==> flow/design.v <==
module pipe(	
				input Clk,                 
            input Reset,               
            input frame_clk,           
            input [9:0] DrawY, DrawX,  
			   input logic [1:0] state_num,
				input [1:0] input_speed,
            output logic is_Pipe,
				output logic [9:0] Pipe_Y_Pos_, Pipe_X_Pos_
				);
	 parameter [9:0] Pipe_X_Center = 10'd800;   
    parameter [9:0] Pipe_Y_Center = 10'd240;   
    parameter [9:0] Pipe_X_Step = 10'd0;       
	 logic [9:0] Pipe_X_Pos, Pipe_X_Motion, Pipe_Y_Pos, Pipe_Y_Motion; 
	 logic [9:0] Pipe_X_Pos_in, Pipe_X_Motion_in, Pipe_Y_Pos_in, Pipe_Y_Motion_in;
    logic frame_clk_delayed, frame_clk_rising_edge;
    always_ff @ (posedge Clk) begin
        frame_clk_delayed <= frame_clk;
        frame_clk_rising_edge <= (frame_clk == 1'b1) && (frame_clk_delayed == 1'b0);
    end
    always_ff @ (posedge Clk)
    begin
        if (Reset)
			begin
            Pipe_X_Pos <= 10'd800;
            Pipe_Y_Pos <= Pipe_Y_Center;
            Pipe_X_Motion <= 10'd0;
			end
		  if(state_num == 0)
			begin
				Pipe_X_Pos <= 10'd800;
            Pipe_Y_Pos <= Pipe_Y_Center;
            Pipe_X_Motion <= 10'd0;
			end
		  else if(state_num == 2)
			begin
				Pipe_X_Pos <= Pipe_X_Pos_in;
            Pipe_Y_Pos <= Pipe_Y_Pos_in;
            Pipe_X_Motion <= 10'd0;
			end
        else
			begin
            Pipe_X_Pos <= Pipe_X_Pos_in;
            Pipe_Y_Pos <= Pipe_Y_Pos_in;
            Pipe_X_Motion <= Pipe_X_Motion_in;
				Pipe_Y_Motion <= Pipe_Y_Motion_in;
			end
    end
    always_comb
		begin
        Pipe_X_Pos_in = Pipe_X_Pos;
		  Pipe_Y_Pos_in = Pipe_Y_Pos;
		  Pipe_X_Motion_in = Pipe_X_Motion;
        Pipe_Y_Motion_in = Pipe_Y_Motion;
        if (frame_clk_rising_edge)
			begin
				if (Pipe_Y_Pos >= 10'd380)
					begin
						Pipe_Y_Pos_in = 10'd120;
					end
            else if( Pipe_X_Pos <= 10'd0 + input_speed ) 
						begin
						Pipe_X_Motion_in = 10'd800;
						Pipe_Y_Pos_in = Pipe_Y_Pos + 10'd45;
						end
            else
				begin
					Pipe_X_Motion_in = ~(10'd1 + input_speed + input_speed) + 1'b1;
					Pipe_Y_Motion_in = 10'd0;
					Pipe_Y_Pos_in = Pipe_Y_Pos;
				end
            Pipe_X_Pos_in = Pipe_X_Pos + Pipe_X_Motion;
			end
    end
    int DistX, DistY, Size;
	 int temp_X, temp_Y;
    assign DistX = DrawX - Pipe_X_Pos;
	 always_comb 
		begin
			if(DrawX >= Pipe_X_Pos)
				temp_X = DistX;
			else
				temp_X = ~DistX + 1'b1;
		end
    assign DistY = DrawY - Pipe_Y_Pos;
	 always_comb 
		begin
			if(DrawY >= Pipe_Y_Pos)
				temp_Y = DistY;
			else
				temp_Y = ~DistY + 1'b1;
		end
    always_comb 
		begin
        if (temp_X <= 10'd40 && temp_Y >=10'd80)
            is_Pipe = 1'b1;
        else
            is_Pipe = 1'b0;
		end
    assign Pipe_Y_Pos_ = Pipe_Y_Pos;
	 assign Pipe_X_Pos_ = Pipe_X_Pos;
endmodule
* Reports on pipe
What the tools print for pipe, step after step.
Lines are those of the file above, counted from 1.
Cell names lack the library's common part.
The mark -- stands for no value.
- Top module :: pipe
- Clock input :: Clk
- Library :: sky130hd
- Corner :: tt_025C_1v80

* Elaborated design
Yosys after proc, flatten, opt, wreduce and memory -nomap, before mapping. Memory bits, and registers merged into a memory's read port (data or address), are not among the register bits. Print and check cells are not counted. Equal cells are merged and count once.
- Register bits :: 32
- Bits in latches :: 0
- Bits in writable memories :: 0
- ROM bits :: 0
- Word width x clocked read ports :: 0
- Memory cells :: 0
- Output and inout bits :: 21
- Elaborated cells :: 39
- Add/sub/neg operators :: 9
- Multipliers :: 0
- Divide/modulo/power cells :: 0
- Order comparisons :: 6
- Eq/ne operators :: 1
- Shift operators :: 0
- Multiplexer cells :: 6
- Bitwise gates (word level) :: 5
- Reduce/logical cells :: 7
** Operator list (count)
- adder 32 x 1 -> 32 bit with constant B :: 2
- NOT 32 bit :: 2
- 2-to-1 mux 32 bit :: 2
- <= comparator 32 x 6 -> 1 bit with constant B :: 1
- >= comparator 32 x 7 -> 1 bit with constant B :: 1
- 2-to-1 mux 10 bit :: 3
- subtractor 10 x 10 -> 11 bit :: 2
- >= comparator 10 bit :: 2
- adder 10 x 1 -> 10 bit with constant B :: 1
- adder 10 bit :: 1
- <= comparator 10 x 2 -> 1 bit :: 1
- adder 10 x 6 -> 10 bit with constant B :: 1
- >= comparator 10 x 9 -> 1 bit with constant B :: 1
- NOT 4 -> 10 bit :: 1
- AND reduction 2 bit :: 2
- adder 3 x 2 -> 4 bit :: 1
- adder 1 x 2 -> 3 bit with constant A :: 1
- logical AND 1 bit :: 2
- NOT 1 bit :: 2
- equality test 2 bit with constant B :: 1
- zero test 2 bit :: 1
- nonzero test 2 bit :: 1
- OR reduction 2 bit :: 1
- 2-to-1 mux 1 bit :: 1

* Logic depth
Depth = most cells in a row (Yosys ltp): at word level without a register or memory, in the mapped netlist without a sequential cell, where the memories' decode and read muxes count.
- Depth after elaboration :: 7
- ABC_AREA :: 1
- Depth in mapped cells :: 25
- Mapped depth without buffers :: 25

* After synthesis
Yosys stat after the flow's synthesis: flattened, memories mapped to cells. It holds for the ABC_AREA given above (unset counts as 0); a run with the other value may have another netlist.
- Mapped cells :: 629
- Chip area (Yosys) :: 0.0037048 mm²
- Sequential part of the area :: 0.0005205 mm²
- Mapped flip-flops :: 26
** Cell types
- nand2_1 :: count 185, total area 694.416 µm²
- ha_1 :: count 45, total area 563.04 µm²
- dfxtp_1 :: count 26, total area 520.499 µm²
- inv_1 :: count 114, total area 427.91 µm²
- nand3_1 :: count 65, total area 325.312 µm²
- a21oi_1 :: count 36, total area 180.173 µm²
- nor2_1 :: count 40, total area 150.144 µm²
- nand2_2 :: count 16, total area 100.096 µm²
- o21ai_0 :: count 20, total area 100.096 µm²
- nand4_1 :: count 13, total area 81.328 µm²
- fa_1 :: count 3, total area 60.058 µm²
- nor2_2 :: count 9, total area 56.304 µm²
- nand3b_1 :: count 6, total area 45.043 µm²
- xor2_1 :: count 5, total area 43.792 µm²
- nand3_2 :: count 4, total area 40.038 µm²
- nand2_4 :: count 3, total area 33.782 µm²
- o21bai_1 :: count 4, total area 30.029 µm²
- buf_6 :: count 2, total area 22.522 µm²
Not listed: further types 21, cells in them 33.

* Path before layout
Path of least setup slack by OpenSTA after synthesis, without wires, with an ideal clock, recovery checks aside; 20% of the period is set as input and as output delay. Where synthesis merged equal registers, the netlist keeps one of their names.
- Kind :: in2out
- From :: input DrawY[0]
- To :: output is_Pipe
- Clock period :: 8520 ps
- Input delay :: 1704 ps
- Output delay :: 1704 ps
- Time at the first pin :: 1704 ps
- Arrival :: 4375 ps
- Setup slack :: 2441 ps
- Path delay :: 2671 ps
- Stages on the path :: 21
- Path buffers :: 0
- Synthesis period reached :: 6079 ps
"path delay" is the arrival time less input delay plus setup time.
At an output port there is no setup time.
"stages on the path" counts driving pins, that of a launching flip-flop among them; a cell with two outputs on the path counts twice.
"synthesis period reached" is the clock period less the worst setup slack; recovery checks do not enter. This is arithmetic on one report: input and output delays are still those of the set period (20% each).
Between the ends stands the longest chain of elaborated cells between them, by number of cells; it is not shown to be the way that was timed. Of several equally long chains one is given.
A line is the first line of the expression or statement that the cell stems from. Yosys adds cells for indexed reads and writes and turns some case tables into memories.
- Path through :: inv_1 -> ha_1 -> inv_1 -> fa_1 -> or2_2 -> a21oi_1 -> nand3_1 -> nor2_2 -> nand3_1 -> nor2_2 -> nand2_1 -> ha_1 -> nand2_1 -> nor4_1 -> nand4_1 -> nand2_1 -> nand2_1 -> inv_1 -> nand4_1 -> nor2_1 -> nor2_1
- Cells in the longest elaborated chain :: 7
- Elaborated cells between the ends (all ways) :: 8
- Source lines of those cells :: 4
- Those cells by class :: 2 x add/sub; 2 x compare; 2 x mux; 1 x logic; 1 x reduce/logical
** RTL lines, path after synthesis
- from (decl) :: line 5 : input [9:0] DrawY, DrawX,
- subtractor 10 x 10 -> 11 bit :: line 85 : assign DistY = DrawY - Pipe_Y_Pos;
- NOT 32 bit :: line 91 : temp_Y = ~DistY + 1'b1;
- adder 32 x 1 -> 32 bit :: line 91
- 2-to-1 mux 32 bit :: line 88 : if(DrawY >= Pipe_Y_Pos)
- >= comparator 32 x 7 -> 1 bit :: line 95 : if (temp_X <= 10'd40 && temp_Y >=10'd80)
- logical AND 1 bit :: line 95
- 2-to-1 mux 1 bit :: line 95
- to (decl) :: line 8 : output logic is_Pipe,

* Timing after layout
From the final timing report of flow run A: the path of least setup slack in the routed layout; clock arrival at registers is part of the times.
The path's times are printed in steps of 10 ps; the period is the one set.
- Kind :: in2out
- From :: input DrawY[0]
- To :: output is_Pipe
- Clock period :: 4090 ps
- Input delay :: 820 ps
- Output delay :: 820 ps
- Time at the first pin :: 820 ps
- Arrival :: 4060 ps
- Setup slack :: -790 ps
- Stages on the path :: 22
- Path buffers :: 4
Between the ends stands the longest chain of elaborated cells between them, by number of cells; it is not shown to be the way that was timed. Of several equally long chains one is given.
- Path through :: buf_6 -> inv_4 -> ha_4 -> inv_4 -> fa_2 -> or2_4 -> a21oi_4 -> nand3_4 -> nor2_4 -> nand3_4 -> nor2_4 -> buf_6 -> buf_4 -> nand2_4 -> ha_4 -> nand2_2 -> o31ai_2 -> nand2_1 -> nand3b_1 -> nor2_4 -> nor2_1 -> buf_2
- Cells in the longest elaborated chain :: 7
- Elaborated cells between the ends (all ways) :: 8
- Source lines of those cells :: 4
- Those cells by class :: 2 x add/sub; 2 x compare; 2 x mux; 1 x logic; 1 x reduce/logical
** RTL lines, path after layout
- from (decl) :: line 5 : input [9:0] DrawY, DrawX,
- subtractor 10 x 10 -> 11 bit :: line 85 : assign DistY = DrawY - Pipe_Y_Pos;
- NOT 32 bit :: line 91 : temp_Y = ~DistY + 1'b1;
- adder 32 x 1 -> 32 bit :: line 91
- 2-to-1 mux 32 bit :: line 88 : if(DrawY >= Pipe_Y_Pos)
- >= comparator 32 x 7 -> 1 bit :: line 95 : if (temp_X <= 10'd40 && temp_Y >=10'd80)
- logical AND 1 bit :: line 95
- 2-to-1 mux 1 bit :: line 95
- to (decl) :: line 8 : output logic is_Pipe,

FLOW RESULTS
============

Below are 2 stored runs of the flow (Yosys, OpenROAD; platform sky130hd) on pipe, each with its settings and what was measured, unordered. Constraints: input delay and output delay 20% of the set period each, output load 0.01 pF.
"clock period achieved" means the clock period less the worst setup slack. The figure is calculated, with input and output delays left at 20% of the set period.
"worst path time" is the time allowed to the run's worst setup path (the clock period less input and output delay, where it has them) less its slack. Clock arrival times count: a late capture clock shortens it, a late launch clock lengthens it.
"total power after layout" rests on the timing tool's default activity at the inputs, not on a simulated workload.
"worst path time" is known to 10 ps.

* Flow run A
** Files
==> flow/run.sh <==
#!/bin/bash
# the make line also repeats the synthesis and layout settings of config.mk as NAME=value (left out here)
make -C /OpenROAD-flow-scripts/flow DESIGN_CONFIG=/design/flow/config.mk WORK_HOME=/design/flow/orfs CLKGATE_MAP_FILE= finish
==> flow/config.mk <==
export PLATFORM = sky130hd
export DESIGN_NAME = pipe
export DESIGN_NICKNAME = pipe
export VERILOG_FILES = /design/flow/design.v
export SDC_FILE = /design/flow/constraint.sdc
export NUM_CORES = 4
export LEC_CHECK = 0
export ABC_AREA = 1
export CAP_MARGIN = 20
export CELL_PAD_IN_SITES_DETAIL_PLACEMENT = 0
export CELL_PAD_IN_SITES_GLOBAL_PLACEMENT = 1
export CORE_ASPECT_RATIO = 0.54
export CORE_MARGIN = 2
export CORE_UTILIZATION = 40
export CTS_CLUSTER_SIZE = 25
export GPL_ROUTABILITY_DRIVEN = 1
export GPL_TIMING_DRIVEN = 0
export MIN_ROUTING_LAYER = met2
export PLACE_DENSITY = 0.57
export SLEW_MARGIN = 5
==> flow/constraint.sdc <==
create_clock -name core_clock -period 4.09 [get_ports {Clk}]
set_input_delay 0.8180 -clock core_clock [delete_from_list [all_inputs] [get_ports {Clk}]]
set_output_delay 0.8180 -clock core_clock [all_outputs]
set_load 0.01 [all_outputs]
** Results
- Area of the synthesized netlist :: 0.0037048 mm²
- Die footprint :: 0.0100846 mm²
- Standard-cell area after layout :: 0.0050136 mm²
- Utilization in the final report :: 56.4%
- Lowest setup slack :: -793 ps
- Sum of negative setup slack :: -793 ps
- Lowest hold slack :: 386 ps
- Total power after layout :: 1.803 mW
- Clock period achieved :: 4883 ps
- Worst path time :: 3250 ps
- Worst setup path type :: in2out

* Flow run B
** Files
==> flow/run.sh <==
#!/bin/bash
# the make line also repeats the synthesis and layout settings of config.mk as NAME=value (left out here)
make -C /OpenROAD-flow-scripts/flow DESIGN_CONFIG=/design/flow/config.mk WORK_HOME=/design/flow/orfs CLKGATE_MAP_FILE= finish
==> flow/config.mk <==
export PLATFORM = sky130hd
export DESIGN_NAME = pipe
export DESIGN_NICKNAME = pipe
export VERILOG_FILES = /design/flow/design.v
export SDC_FILE = /design/flow/constraint.sdc
export NUM_CORES = 4
export LEC_CHECK = 0
export CAP_MARGIN = 20
export CORE_MARGIN = 2
export CORE_UTILIZATION = 40
export SLEW_MARGIN = 20
==> flow/constraint.sdc <==
create_clock -name core_clock -period 3.85 [get_ports {Clk}]
set_input_delay 0.7700 -clock core_clock [delete_from_list [all_inputs] [get_ports {Clk}]]
set_output_delay 0.7700 -clock core_clock [all_outputs]
set_load 0.01 [all_outputs]
** Results
- Area of the synthesized netlist :: 0.0032143 mm²
- Die footprint :: 0.0087685 mm²
- Standard-cell area after layout :: 0.0050236 mm²
- Utilization in the final report :: 64.7%
- Lowest setup slack :: -1088 ps
- Sum of negative setup slack :: -1088 ps
- Lowest hold slack :: 391 ps
- Total power after layout :: 1.723 mW
- Clock period achieved :: 4938 ps
- Worst path time :: 3400 ps
- Worst setup path type :: in2out
